==> flow/design.v <==
module fifo
#(parameter DW=8, CNT=4)  
(
    input               clk,
    input               rst_n,
    input               en_i,
    input               we_i,
    input               re_i,
    input      [DW-1:0] din_i,
    output reg [DW-1:0] dout_o,
    output reg          empty_o,
    output reg          full_o
);
parameter DEP = 1 << CNT;
reg [DW-1:0] ram [0:DEP-1];
reg [CNT:0]  w_cnt_r;
reg [CNT:0]  r_cnt_r;
reg          we_d1_r;
reg          re_d1_r;
reg [DW-1:0] din_d1_r;
always@(posedge clk or negedge rst_n) begin
    if(~rst_n) begin
        we_d1_r  <= 1'd0;
        re_d1_r  <= 1'd0;
        din_d1_r <= {(DW){1'd0}};
    end else if(en_i) begin
        we_d1_r  <= we_i;
        re_d1_r  <= re_i;
        din_d1_r <= din_i;
    end
end
wire full_w   = (w_cnt_r[CNT] != r_cnt_r[CNT]) &&
                (w_cnt_r[CNT-1:0] ==r_cnt_r[CNT-1:0]);
wire writable = we_d1_r & ~full_w;
wire empty_w  = w_cnt_r == r_cnt_r;
wire readable = re_d1_r & ~empty_w;
always@(posedge clk or negedge rst_n) begin
    if(~rst_n) begin
        w_cnt_r <= 0;
    end else if(en_i) begin
        if (writable) begin
            w_cnt_r <= w_cnt_r + 1;
        end
    end
end
always@(posedge clk or negedge rst_n) begin
    if(~rst_n) begin
        r_cnt_r <= 0;
    end else if(en_i) begin
        if (readable) begin
            r_cnt_r <= r_cnt_r + 1;
        end
    end
end
always@(posedge clk or negedge rst_n) begin
    if(~rst_n) begin
        empty_o <= 1'd0;
    end else if(en_i) begin
        empty_o <= empty_w;
    end
end
always@(posedge clk or negedge rst_n) begin
    if(~rst_n) begin
        full_o <= 1'd0;
    end else if(en_i) begin
        full_o <= full_w;
    end
end
genvar t;
generate
    for(t=0; t<DEP; t=t+1) begin
        always@(posedge clk or negedge rst_n) begin
            if(~rst_n) begin
                ram[t] <= {(DW){1'd0}};
            end else if(en_i) begin
                if(writable && (t==w_cnt_r)) begin
                    ram[t] <= din_d1_r;
                end
            end
        end
    end
endgenerate
wire [DW-1:0] ram_and_w [0:DEP-1];
generate
    for(t=0; t<DEP; t=t+1) begin
        assign ram_and_w[t] = (r_cnt_r==t) ? ram[t] : {DW{1'd0}};
    end
endgenerate
wire [DW-1:0] ram_or_w [1:DEP-1];
generate
    assign ram_or_w[1] = ram_and_w[1] | ram_and_w[0];
    for(t=2; t<DEP; t=t+1) begin
        assign ram_or_w[t] = ram_and_w[t] | ram_or_w[t-1];
    end
endgenerate
wire [CNT-1:0] sel = r_cnt_r[CNT-1:0];
always@(posedge clk or negedge rst_n) begin
    if(~rst_n) begin
        dout_o <= {DW{1'd0}};
    end else if(en_i && readable) begin
        dout_o <= ram_or_w[DEP-1];
    end
end
endmodule
Reports on fifo. The steps from the RTL of fifo to its reports follow in flow order. Lines are those of the file above, counted from 1. Library cell names are shortened. The mark -- stands for no value.

Top module: fifo. Clock input: clk. Standard-cell library: sky130hd. Timing corner: tt_025C_1v80.

After elaboration. Yosys after proc, flatten, opt, wreduce and memory -nomap, before mapping. Enables and synchronous resets that opt folds into registers are not counted as muxes. Print and check cells are not counted. Equal cells are merged and count once.

Reduce/logical cells: 38. Under multipliers stands 0. Under bitwise logic cells stands 19. For eq/ne operators the number is 33. Shifts and indexed selects: 0. Under divide/modulo/power cells stands 0. The figure for muxes and demuxes is 16. For add/sub/neg operators the number is 2. The entry for order comparisons reads 0.

Operators with widths (count): 8-bit two-way mux (16); 8-bit bitwise OR (15); 4-bit by 5-bit == test with 1-bit output with constant A (8); 5-bit by 4-bit == test with 1-bit output with constant B (8); 2-bit AND reduction (18); 3-bit by 5-bit == test with 1-bit output with constant A (4); 5-bit by 3-bit == test with 1-bit output with constant B (4); 1-bit logical AND (18); 2-bit by 5-bit == test with 1-bit output with constant A (2); 5-bit by 1-bit adder with 5-bit output with constant B (2); 5-bit by 2-bit == test with 1-bit output with constant B (2); 5-bit logical NOT (2); 1-bit by 5-bit == test with 1-bit output with constant A (1); 5-bit by 1-bit == test with 1-bit output with constant B (1); 5-bit == test (1); 4-bit == test (1); 1-bit AND (2); 1-bit inverter (2); 1-bit != test (1).

The entry for clocked read ports x word width reads 0. The figure for ROM bits is 0. For elaborated cells the number is 132. The figure for bits in registers is 158. Under output and inout port bits stands 10. The figure for latch bits is 0. For bits of input ports the number is 13. The figure for memories is 0. For RAM bits the number is 0.

Depth. Depth = most cells in a row (Yosys ltp): at word level without a register or memory, in the mapped netlist without a sequential cell, where the memories' decode and read muxes count.

For depth in word-level cells the number is 17. The entry for ABC_AREA reads 0. The entry for depth in mapped cells reads 9. Depth with buffers taken out: 7.

After synthesis. The flow's flattened synthesis, as Yosys stat reports it; memories are mapped. The netlist is that of the ABC_AREA named above (0 if unset); the other value can give another one. The area totals of this step are shown rounded.

Cells by type: dfrtp_1 (count 158, total area 3.95E+03 sq um); mux2_2 (count 131, total area 1.48E+03 sq um); mux2i_1 (count 28, total area 280.269 sq um); mux2_4 (count 9, total area 135.13 sq um); nor4_4 (count 6, total area 127.622 sq um); ha_1 (count 10, total area 125.12 sq um); nand2_1 (count 25, total area 93.84 sq um); nor2_1 (count 21, total area 78.826 sq um); nor4b_4 (count 3, total area 71.318 sq um); xnor2_1 (count 8, total area 70.067 sq um); clkbuf_1 (count 17, total area 63.811 sq um); o22ai_1 (count 10, total area 62.56 sq um); a32oi_1 (count 7, total area 61.309 sq um); nand3_2 (count 6, total area 60.058 sq um); o21ai_0 (count 12, total area 60.058 sq um); a22oi_1 (count 7, total area 52.55 sq um); buf_6 (count 4, total area 45.043 sq um); mux4_2 (count 2, total area 45.043 sq um).

Other cell types: 31; their cells: 94.

Under cell area after synthesis stands 7480 sq um. The figure for area of sequential cells is 3950 sq um. The figure for buffer cells is 32. For flip-flop cells the number is 158. For mapped cells the number is 558.

Timing after synthesis. Source: OpenSTA report_checks on the synthesized netlist (no wires, ideal clock, input and output delay 20% of the period each), path of least setup slack; recovery checks are left aside. Register names are those of the netlist, which keeps one name where synthesis merged equal registers.

Kind: register -> register. Start point: reg r_cnt_r[0]. End point: reg dout_o[7]. The figure for path delay is 1.973 ns. Path buffers: 2. The entry for required time reads 1.800 ns. The figure for stages is 9. Period: 1.95 ns. Under setup slack stands -0.023 ns. The entry for data arrival time reads 1.823 ns. The figure for setup time is 0.150 ns. For time at the first pin the number is 0.000 ns. Under synthesis period reached stands 1.973 ns.

"path delay" is the arrival time less input delay plus setup time. "stages": output pins that drive a net of the path, with the launching flip-flop's if there is one; two outputs of one cell count as two. "synthesis period reached" = period - worst setup slack (recovery checks aside). The figure is calculated, with input and output delays left at 20% of the set period. Between the ends stands the longest chain of elaborated cells between them, by number of cells; it is not shown to be the way that was timed. Of several equally long chains one is given. Each line given opens the expression or statement behind the cell; cells for indexed reads and writes are added by Yosys, which also makes memories of some case tables.

Path through: dfrtp_1 > ha_1 > clkbuf_1 > and3_1 > ha_1 > buf_1 > a32o_1 > a311oi_1 > a41oi_1. Under cells in the longest elaborated chain stands 17. The figure for elaborated cells on any way between the ends is 51. Source lines of those cells: 6. Those cells by class: eq/ne: 16; mux: 16; logic: 17; reduce/logical: 2.

Ends and longest elaborated chain, post-synthesis: start: declaration (RTL line 17) `reg [CNT:0]  r_cnt_r;`; start: assignment (RTL line 48) `r_cnt_r <= 0;`; start: assignment (RTL line 51) `r_cnt_r <= r_cnt_r + 1;`; 5-bit by 1-bit == test with 1-bit output (RTL line 86) `assign ram_and_w[t] = (r_cnt_r==t) ? ram[t] : {DW{1'd0}};`; 8-bit two-way mux (RTL line 86); 8-bit bitwise OR (RTL line 91) `assign ram_or_w[1] = ram_and_w[1] | ram_and_w[0];`; 8-bit bitwise OR (14 in a row) (RTL line 93) `assign ram_or_w[t] = ram_and_w[t] | ram_or_w[t-1];`; end: assignment (RTL line 99) `dout_o <= {DW{1'd0}};`; end: assignment (RTL line 101) `dout_o <= ram_or_w[DEP-1];`; end: declaration (RTL line 10) `output reg [DW-1:0] dout_o,`.

Path in the finished layout. From the final timing report of run 1: the path of least setup slack in the routed layout; clock arrival at registers is part of the times.

Kind: register -> register. Start point: reg r_cnt_r[0]. End point: reg dout_o[3]. For time at the first pin the number is 0.54 ns. The figure for stages is 10. Under setup slack stands 0.96 ns. The entry for required time reads 4.07 ns. Period: 3.72 ns. The entry for data arrival time reads 3.11 ns. The figure for setup time is 0.19 ns. Path buffers: 2.

Between the ends stands the longest chain of elaborated cells between them, by number of cells; it is not shown to be the way that was timed. Of several equally long chains one is given.

Path through: dfrtp_1 > ha_1 > clkbuf_1 > and3_1 > ha_1 > buf_1 > nand2_1 > o21ai_0 > nor4_1 > a41oi_1. Under cells in the longest elaborated chain stands 17. The figure for elaborated cells on any way between the ends is 51. Source lines of those cells: 6. Those cells by class: eq/ne: 16; mux: 16; logic: 17; reduce/logical: 2.

Ends and longest elaborated chain, post-layout: start: declaration (RTL line 17) `reg [CNT:0]  r_cnt_r;`; start: assignment (RTL line 48) `r_cnt_r <= 0;`; start: assignment (RTL line 51) `r_cnt_r <= r_cnt_r + 1;`; 5-bit by 1-bit == test with 1-bit output (RTL line 86) `assign ram_and_w[t] = (r_cnt_r==t) ? ram[t] : {DW{1'd0}};`; 8-bit two-way mux (RTL line 86); 8-bit bitwise OR (RTL line 91) `assign ram_or_w[1] = ram_and_w[1] | ram_and_w[0];`; 8-bit bitwise OR (14 in a row) (RTL line 93) `assign ram_or_w[t] = ram_and_w[t] | ram_or_w[t-1];`; end: assignment (RTL line 99) `dout_o <= {DW{1'd0}};`; end: assignment (RTL line 101) `dout_o <= ram_or_w[DEP-1];`; end: declaration (RTL line 10) `output reg [DW-1:0] dout_o,`.

==> results <==
Module fifo, platform sky130hd: 2 stored runs of the flow (Yosys, OpenROAD) with differing settings, in no particular order. Input and output delays are each 20% of the period that was set; the output load is 0.01 pF. "critical setup path time" is the time allowed to the run's worst setup path (the clock period less input and output delay, where it has them) less its slack. Clock arrival times count: a late capture clock shortens it, a late launch clock lengthens it. "power consumption": no workload was simulated; the value follows from the tool's default switching activity. Measured values are rounded.

Files of run 1:
==> flow/run.sh <==
#!/bin/bash
# the make line also repeats the synthesis and layout settings of config.mk as NAME=value (left out here)
make -C /OpenROAD-flow-scripts/flow DESIGN_CONFIG=/design/flow/config.mk WORK_HOME=/design/flow/orfs CLKGATE_MAP_FILE= finish
==> flow/config.mk <==
export PLATFORM = sky130hd
export DESIGN_NAME = fifo
export DESIGN_NICKNAME = fifo
export VERILOG_FILES = /design/flow/design.v
export SDC_FILE = /design/flow/constraint.sdc
export NUM_CORES = 4
export LEC_CHECK = 0
export CAP_MARGIN = 0
export CORE_MARGIN = 2
export CORE_UTILIZATION = 67
export CTS_CLUSTER_DIAMETER = 204
export CTS_CLUSTER_SIZE = 63
export GPL_ROUTABILITY_DRIVEN = 1
export GPL_TIMING_DRIVEN = 0
export PLACE_DENSITY = 0.67
export SETUP_SLACK_MARGIN = -0.34
export SLEW_MARGIN = 5
==> flow/constraint.sdc <==
create_clock -name core_clock -period 3.72 [get_ports {clk}]
set_input_delay 0.7440 -clock core_clock [delete_from_list [all_inputs] [get_ports {clk}]]
set_output_delay 0.7440 -clock core_clock [all_outputs]
set_load 0.01 [all_outputs]

Results of run 1. The critical setup path time is 2.76 ns. Worst setup path type: register -> register. The setup slack of the critical path is 0.960 ns. The measured chip area after synthesis (Yosys) is 7480 sq um. For the die footprint the run shows 12000 sq um. The power consumption reads 6.38 mW. The post-route setup TNS comes to 0.000 ns. For the standard-cell area after routing the run shows 8490 sq um.

Files of run 2:
==> flow/run.sh <==
#!/bin/bash
# the make line also repeats the synthesis and layout settings of config.mk as NAME=value (left out here)
make -C /OpenROAD-flow-scripts/flow DESIGN_CONFIG=/design/flow/config.mk WORK_HOME=/design/flow/orfs CLKGATE_MAP_FILE= finish
==> flow/config.mk <==
export PLATFORM = sky130hd
export DESIGN_NAME = fifo
export DESIGN_NICKNAME = fifo
export VERILOG_FILES = /design/flow/design.v
export SDC_FILE = /design/flow/constraint.sdc
export NUM_CORES = 4
export LEC_CHECK = 0
export ABC_AREA = 1
export CAP_MARGIN = 20
export CORE_MARGIN = 2
export CORE_UTILIZATION = 30
export CTS_CLUSTER_SIZE = 76
export GPL_TIMING_DRIVEN = 1
export PLACE_DENSITY_LB_ADDON = 0.06
export SETUP_SLACK_MARGIN = 0.43
export SLEW_MARGIN = 35
==> flow/constraint.sdc <==
create_clock -name core_clock -period 2.32 [get_ports {clk}]
set_input_delay 0.4640 -clock core_clock [delete_from_list [all_inputs] [get_ports {clk}]]
set_output_delay 0.4640 -clock core_clock [all_outputs]
set_load 0.01 [all_outputs]

Results of run 2. The power consumption reads 10.5 mW. The setup slack of the critical path is 0.462 ns. For the standard-cell area after routing the run shows 9060 sq um. The critical setup path time is 1.39 ns. Worst setup path type: register -> output. The post-route setup TNS comes to 0.000 ns. For the die footprint the run shows 26800 sq um. The measured chip area after synthesis (Yosys) is 7660 sq um.
