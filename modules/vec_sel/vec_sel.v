==> flow/design.v <==
module vec_sel
(
    input clk,
    input rst_n,
    input en,
    input [64-1:0] in,
    output [4-1:0] out
);
reg [4-1:0] sel;
always@(posedge clk or negedge rst_n) begin
    if(~rst_n) begin
        sel <= {4{1'b0}};
    end else if(en) begin
        if(sel==4'd64/4-1) begin
            sel <= {4{1'b0}}; 
        end else begin
            sel <= sel + 4'b1;
        end
    end
end
assign out = in[sel*4 +: 4];
endmodule
# --- Step by step through the tools: vec_sel ---
# Tool output for the design above, in the order of the flow.
# Line numbers count from 1 in the design file above.
# Operators: Yosys type, input widths -> output width; for muxes data width and select width s.
# Cell names lack the library's common part.
design:
  design: "vec_sel"
  clock_port: "clk"
  library: "sky130hd"
  corner: "tt_025C_1v80"

# --- Elaborated design ---
# Counts by Yosys on the flattened word-level netlist (proc, flatten, opt, wreduce; memories kept). Register bits leave out memories and registers merged into their read ports (data or address); mux counts leave out enables and synchronous resets folded into registers. Print and check cells are left out. Cells with the same type and inputs are merged into one.
bits:
  register_bits: 4
  wordCells: 3
op_classes:
  add_sub_neg: 1
  shift: 1
ops:
  columns: ["operator", "count"]
  rows:
  - ["$shiftx 64x7->4", 1]
  - ["$add 4x1->4 const B", 1]

# --- Depth ---
# Longest topological path by Yosys (ltp), each cell counted once; first at word level (registers and memories cut), then after technology mapping (sequential cells cut; the memories' decode and read muxes count).
logic_depth:
  ltp_word: 1
  abc_area: 0
  depth_mapped: 5
  depth_no_buf: 3

# --- Mapped cells and area ---
# Yosys stat after the flow's synthesis: flattened, memories mapped to cells. It holds for the ABC_AREA given above (unset counts as 0); a run with the other value may have another netlist.
synth_totals:
  cell_count: 52
  yosys_area_um2: 686.9
  sequential_area_um2: 100.1
  ffs: 4
  buf_cells: 6
by_type:
  columns: ["type", "count"]
  rows:
  - ["mux4_2", 12]
  - ["mux4_1", 4]
  - ["dfrtp_1", 4]
  - ["nand3_1", 8]
  - ["a22oi_1", 4]
  - ["buf_12", 1]
  - ["nand2_1", 5]
  - ["xnor2_1", 2]
  - ["ha_1", 1]
  - ["nor2b_1", 2]
  - ["buf_6", 1]
  - ["mux2_2", 1]
  - ["buf_2", 2]
  - ["xor2_1", 1]
  - ["nand4_1", 1]
  - ["clkbuf_2", 1]
  - ["clkbuf_1", 1]
  - ["nor2_1", 1]

# --- Worst setup path after synthesis ---
# OpenSTA on the mapped netlist: ideal clock, no wires. The path of least setup slack (recovery checks aside). Input and output delay are each 20% of the period. Register names are those of the netlist, which keeps one name where synthesis merged equal registers.
synth_path:
  path_type: "reg2out"
  start: "reg sel[0]"
  end: "out out[0]"
  clock_period_ns: 1.66
  launch_ns: 0.000
  arrival_time_ns: 1.332
  t_required_ns: 1.328
  path_slack_ns: -0.004
  delay_ns: 1.332
  driving_pins: 6
  path_buffers: 2
  synth_period_reached_ns: 1.664
# "delay_ns" is the arrival time less input delay plus setup time.
# A path that ends at an output port has no setup time.
# "driving_pins" counts driving pins, that of a launching flip-flop among them; a cell with two outputs on the path counts twice.
# "synth_period_reached_ns" is the clock period less the worst setup slack; recovery checks do not enter. This is arithmetic on one report: input and output delays are still those of the set period (20% each).
# Between the ends stands the longest chain of elaborated cells between them, by number of cells; it is not shown to be the way that was timed. Of several equally long chains one is given.
# Each line given opens the expression or statement behind the cell; cells for indexed reads and writes are added by Yosys, which also makes memories of some case tables.
# At most two assigning lines are given for a register; there are more.
synth_via:
  path_cell_list: "dfrtp_1 -> buf_6 -> buf_12 -> mux4_2 -> nand3_1 -> nand3_1"
  elab_chain_cells: 1
  cone_cells: 1
  lines_between: 1
  cone_classes: "shift: 1"
synth_rtl:
  columns: ["element", "line", "text"]
  rows:
  - ["start: declaration", 9, "reg [4-1:0] sel;"]
  - ["start: assignment", 12, "sel <= {4{1'b0}};"]
  - ["start: assignment", 17, "sel <= sel + 4'b1;"]
  - ["$shiftx 64x7->4", 21, "assign out = in[sel*4 +: 4];"]
  - ["end: declaration", 7, "output [4-1:0] out"]

# Module vec_sel, platform sky130hd: 2 stored runs of the flow (Yosys, OpenROAD) with differing settings, in no particular order. Input and output delays are each 20% of the period that was set; the output load is 0.01 pF.
runs:
  - name: "run 1"
    settings:
      period_ns: 1.71
      CORE_UTILIZATION: 70
      SETUP_SLACK_MARGIN: -0.04
      PLACE_DENSITY: 0.78
      CELL_PAD_IN_SITES_DETAIL_PLACEMENT: 0
      GPL_TIMING_DRIVEN: 1
      GPL_ROUTABILITY_DRIVEN: 1
      SLEW_MARGIN: 30
      MIN_ROUTING_LAYER: "met2"
      CAP_MARGIN: 20
      CORE_MARGIN: 2
    outcome: "unfinished; error GPL-0301 in placement"
  - name: "run 2"
    settings:
      period_ns: 1.22
      CAP_MARGIN: 20
      CORE_MARGIN: 2
      CORE_UTILIZATION: 40
      SLEW_MARGIN: 20
    outcome: "unfinished; error DPL-0033 in placement"
